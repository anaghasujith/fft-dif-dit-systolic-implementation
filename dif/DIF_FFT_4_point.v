==> flow/design.v <==
`timescale 1ns / 1ps
module DIF_FFT_4_point (
      input wire signed [15:0] x0_re, x0_im,
      input wire signed [15:0] x1_re, x1_im,
      input wire signed [15:0] x2_re, x2_im,
      input wire signed [15:0] x3_re, x3_im,
      output reg signed [15:0] y0_re, y0_im,
      output reg signed [15:0] y1_re, y1_im,
      output reg signed [15:0] y2_re, y2_im,
      output reg signed [15:0] y3_re, y3_im,
      input wire clk, reset
  );
      wire signed [15:0] a0_re, a0_im, a1_re, a1_im;
      wire signed [15:0] b0_re, b0_im, b1_re, b1_im;
      wire signed [15:0] w0_re = 16'sd1;     
      wire signed [15:0] w0_im = 16'sd0;     
      wire signed [15:0] w1_re = 16'sd0;     
      wire signed [15:0] w1_im = -16'sd1;    
      wire signed [15:0] w2_re = -16'sd1;    
      wire signed [15:0] w2_im = 16'sd0;     
      wire signed [15:0] w3_re = 16'sd0;     
      wire signed [15:0] w3_im = 16'sd1;     
    assign a0_re = x0_re + x2_re;
    assign a0_im = x0_im + x2_im;
    assign a1_re = x1_re + x3_re;
    assign a1_im = x1_im + x3_im;
    assign b0_re =  (x0_re - x2_re)*w0_re - (x0_im - x2_im)*(w0_im);
    assign b0_im =  (x0_re - x2_re)*w0_im + (x0_im - x2_im)*(w0_re);
    assign b1_re = (x1_re - x3_re)*w1_re - (x1_im - x3_im)*(w1_im);
    assign b1_im = (x1_re - x3_re)*w1_im + (x1_im - x3_im)*(w1_re);
 always @(posedge clk)
 begin
 if (reset)
    begin
    y0_re <= 0;
    y0_im <= 0;
    y1_re <= 0;
    y1_im <= 0;
    y2_re <= 0;
    y2_im <= 0;
    y3_re <= 0;
    y3_im <= 0;
    end
    else
    begin
     y0_re <= a0_re + a1_re;
     y0_im <= a0_im + a1_im;
     y1_re <= (a0_re - a1_re)*w0_re - (a0_im - a1_im)*w0_im;
     y1_im <= (a0_re - a1_re)*w0_im + (a0_im - a1_im)*w0_re;
     y2_re <= b0_re + b1_re;
     y2_im <= b0_im + b1_im;
     y3_re <= (b0_re - b1_re)*w0_re - (b0_im - b1_im)*w0_im;
     y3_im <= (b0_re - b1_re)*w0_im + (b0_im - b1_im)*w0_re;
    end
 end
endmodule
-- From RTL to reports: DIF_FFT_4_point
What the tools print for DIF_FFT_4_point, step after step.
Lines are those of the file above, counted from 1.
Library cell names are shortened.
A cell with n/a has no value.
- design top: DIF_FFT_4_point
- clock: clk
- library: sky130hd
- timing corner: tt_025C_1v80

-- Word-level counts
Source: Yosys, flattened and elaborated, memories not mapped. Widths are those after wreduce; folded enables and synchronous resets count as part of the registers. Registers that Yosys merges into a memory's read port (data or address) are not register bits. Print and check cells do not count. Equal cells are merged and count once.
- noted elaborated cells: 27
- bits in registers at 128
- add/subtract/negate cells: 19
- operator list (kind ; count):
    16-bit adder ; 8
    16-bit subtractor ; 8
    16-bit negation ; 2
    1-bit by 16-bit subtractor with 16-bit output with constant A ; 1

-- Longest topological paths
Longest topological path by Yosys (ltp), each cell counted once; first at word level (registers and memories cut), then after technology mapping (sequential cells cut; the memories' decode and read muxes count).
- noted depth after elaboration: 4
- ABC_AREA: 0
- noted mapped depth: 22

-- Mapped cells and area
The flow's flattened synthesis, as Yosys stat reports it; memories are mapped. The netlist is that of the ABC_AREA named above (0 if unset); the other value can give another one.
Totals and module areas in this step are rounded.
- sequential area: 2480 um2
- noted mapped flip-flops: 124
- cell count: 1873
- chip area (Yosys) at 14400 um2
- cell types (cell type ; count):
    ha_1 ; 240
    dfxtp_1 ; 124
    xnor2_1 ; 150
    nor2_1 ; 232
    inv_1 ; 212
    a21oi_1 ; 149
    xor2_1 ; 45
    o21ai_0 ; 70
    fa_1 ; 16
    o21bai_1 ; 39
    nor3_1 ; 56
    clkbuf_1 ; 69
    nor2b_1 ; 41
    a21o_1 ; 32
    nand2b_1 ; 30
    or3_1 ; 28
    a31oi_1 ; 27
    nand2_1 ; 42
Other cell types: 60; their cells: 271.

-- Worst setup path after synthesis
OpenSTA on the mapped netlist: ideal clock, no wires. The path of least setup slack (recovery checks aside). Input and output delay are each 20% of the period. Register names are those of the netlist, which keeps one name where synthesis merged equal registers.
- kind: input to register
- from: input x1_im[0]
- to: register y3_re[15]
- clock period at 4.55 ns
- input delay: 0.910 ns
- stages: 20
- launch time at the first pin at 0.910 ns
- slack: -0.264 ns
- path delay: 3.905 ns
- noted arrival time: 4.687 ns
- synthesis period reached at 4.814 ns
"path delay" = arrival - input delay + setup time.
"stages": output pins that drive a net of the path, with the launching flip-flop's if there is one; two outputs of one cell count as two.
"synthesis period reached" = period - worst setup slack (recovery checks aside). The figure is calculated, with input and output delays left at 20% of the set period.
Between the ends stands the longest chain of elaborated cells between them, by number of cells; it is not shown to be the way that was timed. Of several equally long chains one is given.
A line is the first line of the expression or statement that the cell stems from. Yosys adds cells for indexed reads and writes and turns some case tables into memories.
- cell sequence: inv_1 ha_1 inv_1 fa_1 a21o_1 a21oi_1 o21bai_1 a21oi_1 o21ba_2 o21ai_0 a31oi_1 xnor2_1 ha_1 clkbuf_1 or3_1 or4_1 a21oi_1 nor2_1 xor3_1 nor2_1
- cells in the longest elaborated chain at 4
- ends and longest elaborated chain, post-synthesis (item ; RTL line ; RTL):
    start, declared ; 4 ; input wire signed [15:0] x1_re, x1_im,
    16-bit subtractor ; 29 ; assign b1_re = (x1_re - x3_re)*w1_re - (x1_im - x3_im)*(w1_im);
    16-bit negation ; 29 ;
    1-bit by 16-bit subtractor with 16-bit output ; 29 ;
    16-bit subtractor ; 52 ; y3_re <= (b0_re - b1_re)*w0_re - (b0_im - b1_im)*w0_im;
    end, assigned ; 41 ; y3_re <= 0;
    end, assigned ; 52 ;
    end, declared ; 10 ; output reg signed [15:0] y3_re, y3_im,

-- Timing after layout
From the final timing report of run A: the path of least setup slack in the routed layout; clock arrival at registers is part of the times.
- kind: input to register
- from: input x3_re[0]
- to: register y1_re[15]
- slack: -0.82 ns
- launch time at the first pin at 0.63 ns
- clock period at 3.17 ns
- stages: 20
- input delay: 0.63 ns
- noted arrival time: 4.33 ns
Between the ends stands the longest chain of elaborated cells between them, by number of cells; it is not shown to be the way that was timed. Of several equally long chains one is given.
- cell sequence: buf_12 ha_4 fa_2 nor2b_4 o21bai_4 a21oi_4 nor3_2 o31ai_2 a311oi_2 buf_4 xnor2_4 ha_4 or2_4 a31oi_4 nor2_1 o21ba_2 o21bai_4 o31ai_4 nor2_1 mux2_4
- cells in the longest elaborated chain at 2
- ends and longest elaborated chain, post-layout (item ; RTL line ; RTL):
    start, declared ; 6 ; input wire signed [15:0] x3_re, x3_im,
    16-bit adder ; 25 ; assign a1_re = x1_re + x3_re;
    16-bit subtractor ; 48 ; y1_re <= (a0_re - a1_re)*w0_re - (a0_im - a1_im)*w0_im;
    end, assigned ; 37 ; y1_re <= 0;
    end, assigned ; 48 ;
    end, declared ; 8 ; output reg signed [15:0] y1_re, y1_im,

Hand-over note for DIF_FFT_4_point

Top module DIF_FFT_4_point; platform sky130hd; tools Yosys and OpenROAD; 2 stored runs in no particular order. Input and output delays are each 20% of the period that was set; the output load is 0.01 pF.
"power consumption" is the tool's figure for a default switching activity; nothing was simulated.
Values from the reports are rounded here.

Run A
Settings were period_ns = 3.17; CORE_UTILIZATION = 37; PLACE_DENSITY_LB_ADDON = 0.01; CORE_ASPECT_RATIO = 1.52; CORE_MARGIN = 5; ABC_AREA = 0; GPL_TIMING_DRIVEN = 0; CTS_CLUSTER_SIZE = 71; CAP_MARGIN = 40; SLEW_MARGIN = 40; MIN_ROUTING_LAYER = met2
- synthesized cell area: 14,400 um2
- die area at 43,200 um2
- area of the standard cells in the finished layout at 24,700 um2
- setup slack of the worst path: -0.822 ns
- noted the final setup TNS: -22.1 ns
- noted the final worst hold slack: 0.677 ns
- power consumption at 17.1 mW

Run B
Settings were period_ns = 4.37; CORE_UTILIZATION = 67; SETUP_SLACK_MARGIN = 0.33; PLACE_DENSITY_LB_ADDON = 0.28; TNS_END_PERCENT = 25; ABC_AREA = 0; GPL_TIMING_DRIVEN = 0; CTS_CLUSTER_SIZE = 76; CTS_CLUSTER_DIAMETER = 374; CAP_MARGIN = 20; CORE_MARGIN = 2; SLEW_MARGIN = 20
- no results, routing failed with GRT-0116

End of note.
