==> flow/design.v <==
`timescale 1ns / 1ps
module fft4(  
    input wire[15:0] x0_re, x0_im, x1_re, x1_im, x2_re, x2_im, x3_re, x3_im,  
    output reg[15:0] y0_re, y0_im, y1_re, y1_im, y2_re, y2_im, y3_re, y3_im ,
    input wire clk,reset 
);  
    wire signed [15:0] s0_re, s0_im, s1_re, s1_im, s2_re, s2_im, s3_re, s3_im;
    wire signed [31:0] temp0_re, temp0_im, temp1_re, temp1_im;
    wire signed [15:0] t0_re, t0_im, t1_re, t1_im, t2_re, t2_im, t3_re, t3_im;
    assign s0_re = x0_re + x2_re;
    assign s0_im = x0_im + x2_im;
    assign temp0_re = (x0_re - x2_re) * 16'h0001 - (x0_im - x2_im) * 16'h0000;
    assign temp0_im = (x0_re - x2_re) * 16'h0000 + (x0_im - x2_im) * 16'h0001;
    assign s1_re = temp0_re[15:0];
    assign s1_im = temp0_im[15:0];
    assign s2_re = x1_re + x3_re;
    assign s2_im = x1_im + x3_im;
    assign temp1_re = (x1_re - x3_re) * 16'h0000 - (x1_im - x3_im) * 16'hFFFF;
    assign temp1_im = (x1_re - x3_re) * 16'hFFFF + (x1_im - x3_im) * 16'h0000;
    assign s3_re = temp1_re[15:0];
    assign s3_im = temp1_im[15:0];
    assign t0_re = s0_re - s2_re;
    assign t0_im = s0_im - s2_im;
    assign t1_re = s1_re + s3_re;
    assign t1_im = s1_im + s3_im;
    assign t2_re = s1_re - s3_re;
    assign t2_im = s1_im - s3_im;
    assign t3_re = t2_re;
    assign t3_im = t2_im;
    always@(posedge clk)begin
    if (reset)
    begin
    y0_re <=0;
    y0_im <=0;
    y1_re <=0;
    y1_im <=0;
    y2_re <=0;
    y2_im <=0;
    y3_re <=0;
    y3_im <=0;
    end
    else begin
     y0_re <= s0_re + s2_re;
     y0_im <= s0_im + s2_im;
     y1_re <= t0_re;
     y1_im <= t0_im;
     y2_re <= t1_re;
     y2_im <= t1_im;
     y3_re <= t3_re;
     y3_im <= t3_im;
    end
    end
endmodule
Tool chain data of fft4
The steps from the RTL of fft4 to its reports follow in flow order.
Lines are those of the file above, counted from 1.
Operators carry their Yosys type and port widths (W data, S select, Z words).
Cell names lack the library's common part.
A cell with - has no value.

set-up
  top = fft4
  clock input = clk
  standard-cell library = sky130hd
  corner = tt_025C_1v80

After elaboration
Source: Yosys, flattened and elaborated, memories not mapped. Widths are those after wreduce; folded enables and synchronous resets count as part of the registers. Registers that Yosys merges into a memory's read port (data or address) are not register bits. Print and check cells do not count. Equal cells are merged and count once.

word-level totals
  output and inout port bits = 128
  input bits = 130
  register bits = 128
  word-level cells = 27

operators by class
  add/sub/neg operators = 17
  $mul = 2

operator list
  operator                  count
  $mul A32 B16 Y16 const B  2
  $add A16 B16 Y16          8
  $sub A16 B16 Y16          6
  $sub A16 B16 Y17          2
  $sub A1 B16 Y16 const A   1

Depth
Yosys ltp: most cells in a row. Word level: on the elaborated netlist, between registers, memories and ports. Mapped: between sequential cells and ports; inverters and the memories' decode and read muxes count.

depth
  word-level depth = 4
  ABC_AREA = 0
  depth in mapped cells = 36
  gate-level depth less buffers = 35

Synthesis result
Yosys stat after the flow's synthesis: flattened, memories mapped to cells. It holds for the ABC_AREA given above (unset counts as 0); a run with the other value may have another netlist.

cells by type
  cell      count  total area (um^2)
  ha_1      345    4,316.64
  fa_1      128    2.56E+03
  dfxtp_1   124    2.48E+03
  inv_1     459    1.72E+03
  xnor2_1   193    1.69E+03
  a21oi_1   183    915.878
  nor2_1    189    709.43
  xor2_1    57     499.229
  o21bai_1  60     450.432
  o21ai_0   75     375.36
  a21o_1    38     285.274
  nor2b_1   31     193.936
  or3_1     29     181.424
  nand2_1   45     168.912
  clkbuf_1  43     161.405
  nor3_1    32     160.154
  xnor3_1   7      157.651
  nand2b_1  25     156.4

Other cell types: 62; their cells: 253.

mapped netlist
  standard cells after synthesis = 2,316
  cell area after synthesis = 19,244.7 um^2
  flip-flop cells = 124
  buffers = 54
  area of sequential cells = 2,482.4 um^2

Path before layout
Path of least setup slack by OpenSTA after synthesis, without wires, with an ideal clock, recovery checks aside; 20% of the period is set as input and as output delay. Where synthesis merged equal registers, the netlist keeps one of their names.

timing path post-synthesis
  path kind = input to register
  start = in x1_re[0]
  end = reg y3_im[15]
  driving pins on the path = 33
  delay of the path = 6.960 ns
  path slack = 4.080 ns
  data arrival time = 9.592 ns
  setup time = 0.128 ns
  input delay = 2.760 ns
  time at the first pin = 2.760 ns
  buffers on the path = 1
  data required time = 13.672 ns
  clock period = 13.8 ns
  period reached after synthesis = 9.72 ns

"delay of the path" is the arrival time less input delay plus setup time.
"driving pins on the path" counts driving pins, that of a launching flip-flop among them; a cell with two outputs on the path counts twice.
"period reached after synthesis" is the clock period less the worst setup slack; recovery checks do not enter. This is arithmetic on one report: input and output delays are still those of the set period (20% each).
Between the ends stands the longest chain of elaborated cells between them, by number of cells; it is not shown to be the way that was timed. Of several equally long chains one is given.
A line is the first line of the expression or statement that the cell stems from. Yosys adds cells for indexed reads and writes and turns some case tables into memories.

between the ends, post-synthesis
  path through = inv_1 > ha_1 > fa_1 > nor2b_1 > o21a_2 > o21ai_2 > a21oi_1 > a21oi_2 > o21bai_1 > a21oi_1 > xnor2_1 > fa_1 > inv_1 > fa_1 > inv_1 > fa_1 > inv_1 > fa_1 > inv_1 > fa_1 > inv_1 > fa_1 > inv_1 > ha_1 > a21oi_1 > xnor2_1 > ha_1 > clkbuf_1 > o31ai_1 > a21oi_1 > o21bai_1 > xnor2_1 > nor2_1
  length of the longest elaborated chain = 3
  elaborated cells on any way between the ends = 3
  classes of those cells = add/sub: 2; mul: 1

ends and longest elaborated chain, post-synthesis
  what              line  source
  start, declared   3     input wire[15:0] x0_re, x0_im, x1_re, x1_im, x2_re, x2_im, x3_re, x3_im,
  $sub A16 B16 Y17  19    assign temp1_im = (x1_re - x3_re) * 16'hFFFF + (x1_im - x3_im) * 16'h0000;
  $mul A32 B16 Y16  19
  $sub A16 B16 Y16  27    assign t2_im = s1_im - s3_im;
  end, assigned     40    y3_im <=0;
  end, assigned     50    y3_im <= t3_im;
  end, declared     4     output reg[15:0] y0_re, y0_im, y1_re, y1_im, y2_re, y2_im, y3_re, y3_im ,

Path in the finished layout
From the final timing report of flow run 2: the path of least setup slack in the routed layout; clock arrival at registers is part of the times.

timing path post-layout
  path kind = input to register
  start = in x3_re[1]
  end = reg y2_im[15]
  setup time = 0.14 ns
  data required time = 9.25 ns
  clock period = 8.91 ns
  path slack = 0.16 ns
  data arrival time = 9.10 ns
  driving pins on the path = 34
  time at the first pin = 1.78 ns
  buffers on the path = 4
  input delay = 1.78 ns

Between the ends stands the longest chain of elaborated cells between them, by number of cells; it is not shown to be the way that was timed. Of several equally long chains one is given.

between the ends, post-layout
  path through = clkdlybuf4s50_1 > inv_1 > ha_1 > nor2b_1 > o21ai_1 > buf_4 > a21oi_2 > o21bai_2 > o21bai_1 > a21o_1 > xnor2_2 > buf_4 > fa_1 > inv_1 > fa_1 > fa_1 > inv_1 > ha_1 > fa_1 > inv_1 > fa_1 > inv_1 > ha_1 > inv_1 > o21bai_1 > a21oi_4 > buf_4 > o21ai_0 > xor2_1 > ha_1 > a21oi_1 > o21ai_1 > xor2_1 > nor2_1
  length of the longest elaborated chain = 3
  elaborated cells on any way between the ends = 3
  classes of those cells = add/sub: 2; mul: 1

ends and longest elaborated chain, post-layout
  what              line  source
  start, declared   3     input wire[15:0] x0_re, x0_im, x1_re, x1_im, x2_re, x2_im, x3_re, x3_im,
  $sub A16 B16 Y17  19    assign temp1_im = (x1_re - x3_re) * 16'hFFFF + (x1_im - x3_im) * 16'h0000;
  $mul A32 B16 Y16  19
  $add A16 B16 Y16  25    assign t1_im = s1_im + s3_im;
  end, assigned     38    y2_im <=0;
  end, assigned     48    y2_im <= t1_im;
  end, declared     4     output reg[15:0] y0_re, y0_im, y1_re, y1_im, y2_re, y2_im, y3_re, y3_im ,

FLOW RESULTS
============

Stored flow runs of fft4 (2 of them; Yosys, OpenROAD, sky130hd). They differ in their settings and are not a sequence. Constraints: input delay and output delay 20% of the set period each, output load 0.01 pF.
"reached clock period": clock period set for the run, less the worst setup slack. It is reckoned from that one timing run; input and output delays stay at 20% of the period that was set.
"worst path time" is the time allowed to the run's worst setup path (the clock period less input and output delay, where it has them) less its slack. Clock arrival times count: a late capture clock shortens it, a late launch clock lengthens it.
Settings: -- = not set for that run.
Among the results, -- means that no value is shown for the run.

name                                     flow run 1  flow run 2
period_ns                                5.5         8.91
CORE_UTILIZATION                         71          40
PLACE_DENSITY_LB_ADDON                   0.17        --
CORE_MARGIN                              2           2
CELL_PAD_IN_SITES_GLOBAL_PLACEMENT       1           --
TNS_END_PERCENT                          15          --
GPL_TIMING_DRIVEN                        0           --
CTS_CLUSTER_DIAMETER                     309         --
SLEW_MARGIN                              0           20
CAP_MARGIN                               20          20
SETUP_SLACK_MARGIN                       --          -0.18
worst path time (ns)                     --          6.97
class of the worst setup path            --          input to register
setup TNS (ns)                           --          0.000
setup slack of the critical path (ns)    --          0.155
standard-cell area after routing (um^2)  --          25,195.4
netlist area reported by Yosys (um^2)    --          19,244.7
lowest hold slack (ns)                   --          1.761
reached clock period (ns)                --          8.755
total die area (um^2)                    --          49,883.0
utilization (%)                          --          52.9

Flow run 1: no results, placement failed with FLW-0024
